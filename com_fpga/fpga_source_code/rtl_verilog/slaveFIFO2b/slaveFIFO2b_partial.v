==> flow/design.v <==
module slaveFIFO2b_partial(
	input  reset_,
        input  clk_100,
        input  partial_mode_selected,
        input  flaga_d,
        input  flagb_d,
        output slwr_partial_,
	output pktend_partial_,
        output [31:0] data_out_partial
);
reg [2:0]current_partial_state;
reg [2:0]next_partial_state;
parameter [2:0] partial_idle                      = 3'd0;
parameter [2:0] partial_wait_flagb                = 3'd1;
parameter [2:0] partial_write                     = 3'd2;
parameter [2:0] partial_write_wr_delay            = 3'd3;
parameter [2:0] partial_wait		          = 3'd4;
reg [3:0] strob_cnt;
reg       strob; 
reg [3:0] short_pkt_cnt;
reg [31:0]data_gen_partial;
reg pktend_prtl_;
assign slwr_partial_ = ((current_partial_state == partial_write) && (flagb_d == 1'b1)) ? 1'b0 : 1'b1;
always @(posedge clk_100, negedge reset_)begin
	if(!reset_)begin 
		short_pkt_cnt <= 4'd0;
	end else if(current_partial_state == partial_idle)begin
		short_pkt_cnt <= 4'd0;
	end else if((current_partial_state == partial_write))begin
		short_pkt_cnt <= short_pkt_cnt + 1'b1;
	end	
end
always @(posedge clk_100, negedge reset_)begin
	if(!reset_)begin 
		strob_cnt <= 4'd0;
	end else if(current_partial_state == partial_idle)begin
		strob_cnt <= 4'd0;
	end else if(current_partial_state == partial_wait)begin
		strob_cnt <= strob_cnt + 1'b1;
	end	
end
always@(posedge clk_100, negedge reset_)begin
	if(!reset_)begin
		strob <= 1'b0;
	end else if((current_partial_state == partial_wait) && (strob_cnt == 4'b0111)) begin
		strob <= !strob;
	end
end
always@(*)begin
	if((partial_mode_selected) & (strob == 1'b1) & (short_pkt_cnt == 4'b1111))begin
		pktend_prtl_ = 1'b0;
	end else begin
		pktend_prtl_ = 1'b1;
	end
end	
assign pktend_partial_ = pktend_prtl_;
always @(posedge clk_100, negedge reset_)begin
	if(!reset_)begin 
		current_partial_state <= partial_idle;
	end else begin
		current_partial_state <= next_partial_state;
	end	
end
always @(*)begin
	next_partial_state = current_partial_state;
	case(current_partial_state)
	partial_idle:begin
		if((partial_mode_selected) & (flaga_d == 1'b1))begin
			next_partial_state = partial_wait_flagb; 
		end else begin
			next_partial_state = partial_idle;
		end	
	end
	partial_wait_flagb :begin
		if (flagb_d == 1'b1)begin
			next_partial_state = partial_write; 
		end else begin
			next_partial_state = partial_wait_flagb; 
		end
	end
	partial_write:begin
		if((flagb_d == 1'b0) | ((strob == 1'b1) & (short_pkt_cnt == 4'b1111)))begin
			next_partial_state = partial_write_wr_delay;
		end else begin
		 	next_partial_state = partial_write;
		end
	end
        partial_write_wr_delay:begin
		next_partial_state = partial_wait;
	end
	partial_wait:begin
		if(strob_cnt == 4'b0111)begin
			next_partial_state = partial_idle;
		end else begin
			next_partial_state = partial_wait;
		end
	end	
	endcase
end
always @(posedge clk_100, negedge reset_)begin
	if(!reset_)begin 
		data_gen_partial <= 32'd0;
	end else if((slwr_partial_ == 1'b0) & (partial_mode_selected)) begin
		data_gen_partial <= data_gen_partial + 1;
	end else if (!partial_mode_selected) begin
		data_gen_partial <= 32'd0;
	end	
end
assign data_out_partial = data_gen_partial;
endmodule
From RTL to reports: slaveFIFO2b_partial
The steps from the RTL of slaveFIFO2b_partial to its reports follow in flow order.
Lines are those of the file above, counted from 1.
Operators carry their Yosys type and port widths (W data, S select, Z words).
Cell names lack the library's common part.
{"block": "inputs", "top": "slaveFIFO2b_partial", "clock": "clk_100", "library": "sky130hd", "lib_corner": "tt_025C_1v80"}

Word-level counts
Counts by Yosys on the flattened word-level netlist (proc, flatten, opt, wreduce; memories kept). Register bits leave out memories and registers merged into their read ports (data or address). Print and check cells are left out. Cells with the same type and inputs are merged into one.
{"block": "op_classes", "addsub": 3, "equal": 7, "muxes": 13, "n_logic": 7, "reduce_logical": 7}
{"block": "ops", "operator": "$mux W32", "count": 2}
{"block": "ops", "operator": "$add A32 B1 Y32 const B", "count": 1}
{"block": "ops", "operator": "$mux W4", "count": 4}
{"block": "ops", "operator": "$pmux W3 S5", "count": 1}
{"block": "ops", "operator": "$add A4 B1 Y4 const B", "count": 2}
{"block": "ops", "operator": "$eq A3 B2 Y1 const B", "count": 2}
{"block": "ops", "operator": "$and A1 B1 Y1", "count": 5}
{"block": "ops", "operator": "$reduce_bool A5 Y1", "count": 1}
{"block": "ops", "operator": "$reduce_bool A2 Y1", "count": 2}
{"block": "ops", "operator": "$eq A4 B3 Y1 const B", "count": 1}
{"block": "ops", "operator": "$eq A4 B4 Y1 const B", "count": 1}
{"block": "ops", "operator": "$mux W1", "count": 4}
{"block": "ops", "operator": "$eq A3 B1 Y1 const B", "count": 1}
{"block": "ops", "operator": "$eq A3 B3 Y1 const B", "count": 1}
{"block": "ops", "operator": "$logic_not A3 Y1", "count": 1}
{"block": "ops", "operator": "$mux W3", "count": 1}
{"block": "ops", "operator": "$logic_and A1 B1 Y1", "count": 2}
{"block": "ops", "operator": "$ne A2 B1 Y1 const B", "count": 1}
{"block": "ops", "operator": "$mux W2", "count": 1}
{"block": "ops", "operator": "$or A1 B1 Y1", "count": 1}
{"block": "ops", "operator": "$not A1 Y1", "count": 1}
{"block": "ops", "operator": "$logic_not A1 Y1", "count": 1}
{"block": "bits", "reg_bits": 44, "out_inout_bits": 34, "wordCells": 42}

Logic depth
Longest topological path by Yosys (ltp), each cell counted once; first at word level (registers and memories cut), then after technology mapping (sequential cells cut; the memories' decode and read muxes count).
{"block": "logic_depth", "word_depth": 5, "ABC_AREA": 0, "ltp_mapped": 7}

Netlist
Source: synth_stat.txt of the flow (Yosys; design flattened, memories mapped). It holds for the ABC_AREA given above (unset counts as 0); a run with the other value may have another netlist.
Totals and module areas in this step are rounded.
{"block": "types", "cell": "dfrtp_1", "count": 45, "type_area_um2": 1126.08}
{"block": "types", "cell": "o31ai_1", "count": 18, "type_area_um2": 135.13}
{"block": "types", "cell": "or4_1", "count": 18, "type_area_um2": 135.13}
{"block": "types", "cell": "a21oi_1", "count": 25, "type_area_um2": 125.12}
{"block": "types", "cell": "xor2_1", "count": 11, "type_area_um2": 96.342}
{"block": "types", "cell": "nand2_1", "count": 22, "type_area_um2": 82.579}
{"block": "types", "cell": "nand4_1", "count": 10, "type_area_um2": 62.56}
{"block": "types", "cell": "nand3_1", "count": 12, "type_area_um2": 60.058}
{"block": "types", "cell": "nor2_1", "count": 16, "type_area_um2": 60.058}
{"block": "types", "cell": "and4_1", "count": 5, "type_area_um2": 43.792}
{"block": "types", "cell": "ha_1", "count": 3, "type_area_um2": 37.536}
{"block": "types", "cell": "xnor2_1", "count": 4, "type_area_um2": 35.034}
{"block": "types", "cell": "o21ai_0", "count": 6, "type_area_um2": 30.029}
{"block": "types", "cell": "dfstp_2", "count": 1, "type_area_um2": 26.275}
{"block": "types", "cell": "or3_1", "count": 4, "type_area_um2": 25.024}
{"block": "types", "cell": "clkbuf_1", "count": 6, "type_area_um2": 22.522}
{"block": "types", "cell": "inv_1", "count": 6, "type_area_um2": 22.522}
{"block": "types", "cell": "nand4_4", "count": 1, "type_area_um2": 21.27}
Other cell types: 11; their cells: 21.
{"block": "synth_totals", "stdcells": 234, "area_um2": 2300, "ffs": 46}

Worst setup path after synthesis
OpenSTA on the mapped netlist: ideal clock, no wires. The path of least setup slack (recovery checks aside). Input and output delay are each 20% of the period. Register names are those of the netlist, which keeps one name where synthesis merged equal registers.
{"block": "synth_path", "kind": "reg-to-reg", "startpoint": "reg data_gen_partial[3]", "endpoint": "reg data_gen_partial[31]", "clock_period_ns": 2.25, "setup_time_ns": 0.078, "t_arrival_ns": 1.635, "required_ns": 2.172, "setup_slack_ns": 0.537, "delay_ns": 1.713, "stages": 7, "n_path_buf": 2, "period_less_setup_slack_ns": 1.713}
"delay_ns" = arrival - input delay + setup time.
"stages" counts driving pins, that of a launching flip-flop among them; a cell with two outputs on the path counts twice.
"period_less_setup_slack_ns" is the clock period less the worst setup slack; recovery checks do not enter. This is arithmetic on one report: input and output delays are still those of the set period (20% each).
The rows between start and end are the longest chain of elaborated cells between them; the timing report does not say that the signal goes this way. Where chains are equally long, one stands for them.
Each line given opens the expression or statement behind the cell; cells for indexed reads and writes are added by Yosys, which also makes memories of some case tables.
At most two assigning lines are given for a register; there are more.
{"block": "synth_via", "path_cell_list": "dfrtp_1 > and4_1 > buf_4 > nand4_4 > buf_6 > or4_1 > a21oi_1", "elab_chain_len": 2}
{"block": "synth_rtl", "element": "start: declaration", "line_no": 21, "source": "reg [31:0]data_gen_partial;"}
{"block": "synth_rtl", "element": "start: assignment", "line_no": 102, "source": "data_gen_partial <= 32'd0;"}
{"block": "synth_rtl", "element": "start: assignment", "line_no": 104, "source": "data_gen_partial <= data_gen_partial + 1;"}
{"block": "synth_rtl", "element": "$add A32 B1 Y32", "line_no": 104}
{"block": "synth_rtl", "element": "$mux W32", "line_no": 103, "source": "end else if((slwr_partial_ == 1'b0) & (partial_mode_selected)) begin"}
{"block": "synth_rtl", "element": "end: assignment", "line_no": 102}
{"block": "synth_rtl", "element": "end: assignment", "line_no": 104}
{"block": "synth_rtl", "element": "end: declaration", "line_no": 21}

Timing after layout
From the final timing report of stored run 1: the path of least setup slack in the routed layout; clock arrival at registers is part of the times.
{"block": "layout_path", "kind": "input-to-output", "startpoint": "in flagb_d", "endpoint": "out slwr_partial_", "clock_period_ns": 2.27, "input_delay_ns": 0.45, "output_delay_ns": 0.45, "t_arrival_ns": 1.73, "required_ns": 1.82, "setup_slack_ns": 0.09, "stages": 4, "n_path_buf": 3}
The rows between start and end are the longest chain of elaborated cells between them; the timing report does not say that the signal goes this way. Where chains are equally long, one stands for them.
{"block": "layout_via", "path_cell_list": "clkdlybuf4s50_1 > buf_4 > nand2_1 > clkdlybuf4s50_1", "elab_chain_len": 2}
{"block": "layout_rtl", "element": "start: declaration", "line_no": 6, "source": "input  flagb_d,"}
{"block": "layout_rtl", "element": "$logic_and A1 B1 Y1", "line_no": 23, "source": "assign slwr_partial_ = ((current_partial_state == partial_write) && (flagb_d == 1'b1)) ? 1'b0 : 1'b1;"}
{"block": "layout_rtl", "element": "$mux W1", "line_no": 23}
{"block": "layout_rtl", "element": "end: declaration", "line_no": 7, "source": "output slwr_partial_,"}

Module slaveFIFO2b_partial, platform sky130hd: 2 stored runs of the flow (Yosys, OpenROAD) with differing settings, in no particular order. Input and output delays are each 20% of the period that was set; the output load is 0.01 pF.
"clock_period_reached_ns" is the run's clock period less its worst setup slack. It is reckoned from that one timing run; input and output delays stay at 20% of the period that was set.
By "worst_setup_path_time_ns" is meant the share of the clock period that the worst setup path is allowed (20% is reserved at inputs, 20% at outputs), minus its slack. Clock arrival times at its registers enter into it.
"total_power_uw": no workload was simulated; the value follows from the tool's default switching activity.
The measured numbers are rounded.

Stored run 1
==> flow/run.sh <==
#!/bin/bash
# the make line also repeats the synthesis and layout settings of config.mk as NAME=value (left out here)
make -C /OpenROAD-flow-scripts/flow DESIGN_CONFIG=/design/flow/config.mk WORK_HOME=/design/flow/orfs CLKGATE_MAP_FILE= finish
==> flow/config.mk <==
export PLATFORM = sky130hd
export DESIGN_NAME = slaveFIFO2b_partial
export DESIGN_NICKNAME = slaveFIFO2b_partial
export VERILOG_FILES = /design/flow/design.v
export SDC_FILE = /design/flow/constraint.sdc
export NUM_CORES = 4
export LEC_CHECK = 0
export CAP_MARGIN = 20
export CORE_MARGIN = 10
export CORE_UTILIZATION = 31
export GPL_ROUTABILITY_DRIVEN = 0
export MAX_ROUTING_LAYER = met5
export PLACE_DENSITY = 0.45
export SLEW_MARGIN = 20
==> flow/constraint.sdc <==
create_clock -name core_clock -period 2.27 [get_ports {clk_100}]
set_input_delay 0.4540 -clock core_clock [delete_from_list [all_inputs] [get_ports {clk_100}]]
set_output_delay 0.4540 -clock core_clock [all_outputs]
set_load 0.01 [all_outputs]

==> results of stored run 1, as JSON <==
{
  "ws_setup_ns": 0.087,
  "clock_period_reached_ns": 2.183,
  "setup_tns_ns": 0.000,
  "util_pct": 40,
  "post_synth_area_um2": 2300,
  "total_die_area_um2": 11000,
  "final_stdcell_area_um2": 2900,
  "total_power_uw": 1900,
  "worst_setup_path_time_ns": 1.27,
  "worstPathKind": "input-to-output"
}

Stored run 2
==> flow/run.sh <==
#!/bin/bash
# the make line also repeats the synthesis and layout settings of config.mk as NAME=value (left out here)
make -C /OpenROAD-flow-scripts/flow DESIGN_CONFIG=/design/flow/config.mk WORK_HOME=/design/flow/orfs CLKGATE_MAP_FILE= finish
==> flow/config.mk <==
export PLATFORM = sky130hd
export DESIGN_NAME = slaveFIFO2b_partial
export DESIGN_NICKNAME = slaveFIFO2b_partial
export VERILOG_FILES = /design/flow/design.v
export SDC_FILE = /design/flow/constraint.sdc
export NUM_CORES = 4
export LEC_CHECK = 0
export CAP_MARGIN = 20
export CELL_PAD_IN_SITES_GLOBAL_PLACEMENT = 2
export CORE_MARGIN = 2
export CORE_UTILIZATION = 72
export GPL_ROUTABILITY_DRIVEN = 1
export GPL_TIMING_DRIVEN = 1
export MIN_ROUTING_LAYER = met1
export PLACE_DENSITY_LB_ADDON = 0.17
export SLEW_MARGIN = 20
==> flow/constraint.sdc <==
create_clock -name core_clock -period 1.29 [get_ports {clk_100}]
set_input_delay 0.2580 -clock core_clock [delete_from_list [all_inputs] [get_ports {clk_100}]]
set_output_delay 0.2580 -clock core_clock [all_outputs]
set_load 0.01 [all_outputs]

==> results of stored run 2, as JSON <==
{
  "outcome": "stopped before the end: placement reported FLW-0024"
}

==> flow/design.v <==
module slaveFIFO2b_ZLP(
	input  reset_,
        input  clk_100,
        input  zlp_mode_selected,
        input  flaga_d,
        input  flagb_d,
        output slwr_zlp_,
	output pktend_zlp_,
        output [31:0] data_out_zlp
);
reg [2:0]current_zlp_state;
reg [2:0]next_zlp_state;
parameter [2:0] zlp_idle                          = 3'd0;
parameter [2:0] zlp_wait_flagb              	  = 3'd1;
parameter [2:0] zlp_write                   	  = 3'd2;
parameter [2:0] zlp_write_wr_delay          	  = 3'd3;
parameter [2:0] zlp_wait		          = 3'd4;
reg [3:0]strob_cnt;
reg      strob;
reg [31:0]data_gen_zlp;
reg      pktend_;  
assign slwr_zlp_ = ((current_zlp_state == zlp_write) && (flagb_d == 1'b1)) ? 1'b0 : 1'b1;
always @(posedge clk_100, negedge reset_)begin
	if(!reset_)begin 
		strob_cnt <= 4'd0;
	end else if(current_zlp_state == zlp_idle)begin
		strob_cnt <= 4'd0;
	end else if(current_zlp_state == zlp_wait)begin
		strob_cnt <= strob_cnt + 1'b1;
	end	
end
always@(posedge clk_100, negedge reset_)begin
	if(!reset_)begin
		strob <= 1'b0;
	end else if((current_zlp_state == zlp_wait) && (strob_cnt == 4'b0111)) begin
		strob <= !strob;
	end
end
always@(*)begin
	if(zlp_mode_selected & (strob_cnt == 4'b0011) & (strob == 1'b1))begin
		pktend_ = 1'b0;
	end else begin
		pktend_ = 1'b1;
	end
end
assign pktend_zlp_ = pktend_;
always @(posedge clk_100, negedge reset_)begin
	if(!reset_)begin 
		current_zlp_state <= zlp_idle;
	end else begin
		current_zlp_state <= next_zlp_state;
	end	
end
always@(*)begin
	next_zlp_state = current_zlp_state;
	case(current_zlp_state)
	zlp_idle:begin
		if((zlp_mode_selected) & (flaga_d == 1'b1))begin
			next_zlp_state = zlp_wait_flagb; 
		end else begin
			next_zlp_state = zlp_idle;
		end	
	end
	zlp_wait_flagb :begin
		if((strob == 1'b1) & (flagb_d == 1'b1))begin
			next_zlp_state = zlp_wait;
		end else if ((flagb_d == 1'b1) && (strob == 1'b0))begin
			next_zlp_state = zlp_write; 
		end else begin
			next_zlp_state = zlp_wait_flagb; 
		end
	end
	zlp_write:begin
		if(flagb_d == 1'b0)begin
			next_zlp_state = zlp_write_wr_delay;
		end else begin
		 	next_zlp_state = zlp_write;
		end
	end
        zlp_write_wr_delay:begin
		next_zlp_state = zlp_wait;
	end
	zlp_wait:begin
		if(strob_cnt == 4'b1111)begin
			next_zlp_state = zlp_idle;
		end else begin
			next_zlp_state = zlp_wait;
		end
	end	
	endcase
end
always @(posedge clk_100, negedge reset_)begin
	if(!reset_)begin 
		data_gen_zlp <= 32'd0;
	end else if((slwr_zlp_ == 1'b0) & (zlp_mode_selected)) begin
		data_gen_zlp <= data_gen_zlp + 1;
	end else if (!zlp_mode_selected) begin
		data_gen_zlp <= 32'd0;
	end	
end
assign data_out_zlp = data_gen_zlp;
endmodule
======== Step by step through the tools: slaveFIFO2b_ZLP ========
What the tools print for slaveFIFO2b_ZLP, step after step.
Line numbers count from 1 in the design file above.
Not given: --
inputs
  design top .............................. slaveFIFO2b_ZLP
  clock ................................... clk_100
  library ................................. sky130hd
  library corner .......................... tt_025C_1v80

======== Word-level counts ========
Source: Yosys, flattened and elaborated, memories not mapped. Widths are those after wreduce. Registers that Yosys merges into a memory's read port (data or address) are not register bits. Print and check cells do not count. Equal cells are merged and count once.
cells by class
  add/subtract/negate cells ............... 2
  multiply operators ...................... 0
  divide/modulo/power cells ............... 0
  $lt $le $gt $ge ......................... 0
  eq/ne operators ......................... 8
  shift operators ......................... 0
  mux-type cells .......................... 12
  bitwise operators ....................... 6
  reduce/logical cells .................... 7
operator list
  operator                                        number
  two-way mux 32 bit                              2
  adder 32 x 1 -> 32 bit with constant B          1
  parallel mux 3 bit (select 5 bit)               1
  two-way mux 4 bit                               2
  equality test 3 x 2 -> 1 bit with constant B    2
  two-way mux 3 bit                               2
  AND 1 bit                                       5
  nonzero test 5 bit                              1
  adder 4 x 1 -> 4 bit with constant B            1
  equality test 4 x 2 -> 1 bit with constant B    1
  equality test 4 x 3 -> 1 bit with constant B    1
  equality test 4 bit with constant B             1
  two-way mux 1 bit                               4
  logical AND 1 bit                               3
  equality test 3 x 1 -> 1 bit with constant B    1
  equality test 3 bit with constant B             1
  zero test 3 bit                                 1
  inequality test 2 x 1 -> 1 bit with constant B  1
  nonzero test 2 bit                              1
  two-way mux 2 bit                               1
  inverter 1 bit                                  1
  zero test 1 bit                                 1
bit counts
  bits in registers ....................... 40
  latch bits .............................. 0
  bits in writable memories ............... 0
  ROM bits ................................ 0
  word width x clocked read ports ......... 0
  memories ................................ 0
  bits of input ports ..................... 5
  output and inout port bits .............. 34
  elaborated cells ........................ 39

======== Logic depth ========
Depth = most cells in a row (Yosys ltp): at word level without a register or memory, in the mapped netlist without a sequential cell, where the memories' decode and read muxes count.
depth
  depth after elaboration ................. 5
  ABC_AREA ................................ 0
  gate-level depth with buffers ........... 6
  depth with buffers taken out ............ 5

======== Synthesis result ========
The flow's flattened synthesis, as Yosys stat reports it; memories are mapped. The netlist is that of the ABC_AREA named above (0 if unset); the other value can give another one.
mapped netlist
  cells in the netlist .................... 226
  chip area (Yosys) ....................... 2134.5 um^2
  flip-flop cells ......................... 42
cell types
  cell                       number  total area (um^2)
  sky130_fd_sc_hd__dfrtp_1   41      1.03E+03
  sky130_fd_sc_hd__nand2_1   29      108.854
  sky130_fd_sc_hd__a21oi_1   16      80.077
  sky130_fd_sc_hd__xnor2_1   9       78.826
  sky130_fd_sc_hd__or4_1     10      75.072
  sky130_fd_sc_hd__nor2_1    18      67.565
  sky130_fd_sc_hd__o31ai_1   9       67.565
  sky130_fd_sc_hd__mux2i_1   6       60.058
  sky130_fd_sc_hd__nand4_1   9       56.304
  sky130_fd_sc_hd__xor2_1    6       52.55
  sky130_fd_sc_hd__nand3_1   10      50.048
  sky130_fd_sc_hd__or3_1     8       50.048
  sky130_fd_sc_hd__and4_1    5       43.792
  sky130_fd_sc_hd__nor4_1    7       43.792
  sky130_fd_sc_hd__o21ai_0   7       35.034
  sky130_fd_sc_hd__nand2b_1  5       31.28
  sky130_fd_sc_hd__dfstp_2   1       26.275
  sky130_fd_sc_hd__ha_1      2       25.024
Other cell types: 15; their cells: 28.

======== Path before layout ========
Source: OpenSTA report_checks on the synthesized netlist (no wires, ideal clock, input and output delay 20% of the period each), path of least setup slack; recovery checks are left aside. Register names are those of the netlist, which keeps one name where synthesis merged equal registers.
timing path after synthesis
  path kind ............................... input -> register
  start point ............................. in flagb_d
  end point ............................... reg data_gen_zlp[27]
  clock period ............................ 2.34 ns
  setup time .............................. 0.079 ns
  data arrival time ....................... 1.923 ns
  data required time ...................... 2.261 ns
  setup slack ............................. 0.338 ns
  delay of the path ....................... 1.534 ns
  stages on the path ...................... 6
  synthesis period reached ................ 2.002 ns
"delay of the path" is the arrival time less input delay plus setup time.
"stages on the path": output pins that drive a net of the path, with the launching flip-flop's if there is one; two outputs of one cell count as two.
"synthesis period reached" is the clock period less the worst setup slack; recovery checks do not enter. This is arithmetic on one report: input and output delays are still those of the set period (20% each).
The rows between start and end are the longest chain of elaborated cells between them; the timing report does not say that the signal goes this way. Where chains are equally long, one stands for them.
Each line given opens the expression or statement behind the cell; cells for indexed reads and writes are added by Yosys, which also makes memories of some case tables.
At most two assigning lines are given for a register; there are more.
between the ends, after synthesis
  cell sequence ........................... sky130_fd_sc_hd__and2_4 sky130_fd_sc_hd__inv_4 sky130_fd_sc_hd__or4_4 sky130_fd_sc_hd__buf_6 sky130_fd_sc_hd__or4_1 sky130_fd_sc_hd__a21oi_1
  cells in the longest elaborated chain ... 3
ends and longest elaborated chain, after synthesis
  element             line  RTL
  from (decl)         6     input  flagb_d,
  logical AND 1 bit   22    assign slwr_zlp_ = ((current_zlp_state == zlp_write) && (flagb_d == 1'b1)) ? 1'b0 : 1'b1;
  AND 1 bit           95    end else if((slwr_zlp_ == 1'b0) & (zlp_mode_selected)) begin
  two-way mux 32 bit  95
  to (assign)         94    data_gen_zlp <= 32'd0;
  to (assign)         96    data_gen_zlp <= data_gen_zlp + 1;
  to (decl)           20    reg [31:0]data_gen_zlp;
Some nets on the timed path still bear RTL names; the line given drives or declares the net.
nets with RTL names, path after synthesis
  signal     line
  slwr_zlp_  22

======== Worst path after layout ========
From the final timing report of stored run 1: the path of least setup slack in the routed layout; clock arrival at registers is part of the times.
timing path post-layout
  path kind ............................... input -> output
  start point ............................. in flagb_d
  end point ............................... out slwr_zlp_
  clock period ............................ 2.47 ns
  external output delay ................... 0.49 ns
  data arrival time ....................... 1.81 ns
  data required time ...................... 1.98 ns
  setup slack ............................. 0.16 ns
  stages on the path ...................... 5
The rows between start and end are the longest chain of elaborated cells between them; the timing report does not say that the signal goes this way. Where chains are equally long, one stands for them.
between the ends, post-layout
  cell sequence ........................... sky130_fd_sc_hd__clkdlybuf4s50_1 sky130_fd_sc_hd__and2_4 sky130_fd_sc_hd__inv_4 sky130_fd_sc_hd__buf_4 sky130_fd_sc_hd__clkdlybuf4s50_1
  cells in the longest elaborated chain ... 2
ends and longest elaborated chain, post-layout
  element            line  RTL
  from (decl)        6     input  flagb_d,
  logical AND 1 bit  22    assign slwr_zlp_ = ((current_zlp_state == zlp_write) && (flagb_d == 1'b1)) ? 1'b0 : 1'b1;
  two-way mux 1 bit  22
  to (decl)          7     output slwr_zlp_,

==> results <==
Record of 2 stored runs of the RTL-to-layout flow on slaveFIFO2b_ZLP, platform sky130hd. The runs are unordered. Constraints: input delay and output delay 20% of the set period each, output load 0.01 pF.
"achieved clock period (ns)" = clock period - worst setup slack. The figure is calculated, with input and output delays left at 20% of the set period.
By "worst setup path time (ns)" is meant the share of the clock period that the worst setup path is allowed (20% is reserved at inputs, 20% at outputs), minus its slack. Clock arrival times at its registers enter into it.
"finish__power__total": no workload was simulated; the value follows from the tool's default switching activity.

Flow files of stored run 1
==> flow/run.sh <==
#!/bin/bash
# the make line also repeats the synthesis and layout settings of config.mk as NAME=value (left out here)
make -C /OpenROAD-flow-scripts/flow DESIGN_CONFIG=/design/flow/config.mk WORK_HOME=/design/flow/orfs CLKGATE_MAP_FILE= finish
==> flow/config.mk <==
export PLATFORM = sky130hd
export DESIGN_NAME = slaveFIFO2b_ZLP
export DESIGN_NICKNAME = slaveFIFO2b_ZLP
export VERILOG_FILES = /design/flow/design.v
export SDC_FILE = /design/flow/constraint.sdc
export NUM_CORES = 4
export LEC_CHECK = 0
export CAP_MARGIN = 20
export CORE_MARGIN = 2
export CORE_UTILIZATION = 40
export SLEW_MARGIN = 20
==> flow/constraint.sdc <==
create_clock -name core_clock -period 2.47 [get_ports {clk_100}]
set_input_delay 0.4940 -clock core_clock [delete_from_list [all_inputs] [get_ports {clk_100}]]
set_output_delay 0.4940 -clock core_clock [all_outputs]
set_load 0.01 [all_outputs]

report of stored run 1
yosys chip area after synthesis (um^2): 2134.5
finish__design__die__area: 5936.7
finish__design__instance__area__stdcell: 2741.4
finish__design__instance__utilization: 0.5333
finish__timing__setup__ws: 0.161
finish__timing__setup__tns: 0.000
finish__timing__hold__ws: 0.153
finish__power__total: 1.508e-03
achieved clock period (ns): 2.309
worst setup path time (ns): 1.32
worst setup path kind: input -> output

Flow files of stored run 2
==> flow/run.sh <==
#!/bin/bash
# the make line also repeats the synthesis and layout settings of config.mk as NAME=value (left out here)
make -C /OpenROAD-flow-scripts/flow DESIGN_CONFIG=/design/flow/config.mk WORK_HOME=/design/flow/orfs CLKGATE_MAP_FILE= finish
==> flow/config.mk <==
export PLATFORM = sky130hd
export DESIGN_NAME = slaveFIFO2b_ZLP
export DESIGN_NICKNAME = slaveFIFO2b_ZLP
export VERILOG_FILES = /design/flow/design.v
export SDC_FILE = /design/flow/constraint.sdc
export NUM_CORES = 4
export LEC_CHECK = 0
export CAP_MARGIN = 20
export CELL_PAD_IN_SITES_DETAIL_PLACEMENT = 1
export CORE_MARGIN = 2
export CORE_UTILIZATION = 43
export CTS_CLUSTER_DIAMETER = 330
export CTS_CLUSTER_SIZE = 69
export GPL_TIMING_DRIVEN = 1
export PLACE_DENSITY_LB_ADDON = 0.03
export SETUP_SLACK_MARGIN = 0.18
export SLEW_MARGIN = 20
export TNS_END_PERCENT = 35
==> flow/constraint.sdc <==
create_clock -name core_clock -period 2.45 [get_ports {clk_100}]
set_input_delay 0.4900 -clock core_clock [delete_from_list [all_inputs] [get_ports {clk_100}]]
set_output_delay 0.4900 -clock core_clock [all_outputs]
set_load 0.01 [all_outputs]

report of stored run 2
yosys chip area after synthesis (um^2): 2134.5
finish__design__die__area: 5543.6
finish__design__instance__area__stdcell: 2770.2
finish__design__instance__utilization: 0.5826
finish__timing__setup__ws: 0.209
finish__timing__setup__tns: 0.000
finish__timing__hold__ws: 0.090
finish__power__total: 1.585e-03
achieved clock period (ns): 2.241
worst setup path time (ns): 1.75
worst setup path kind: input -> register
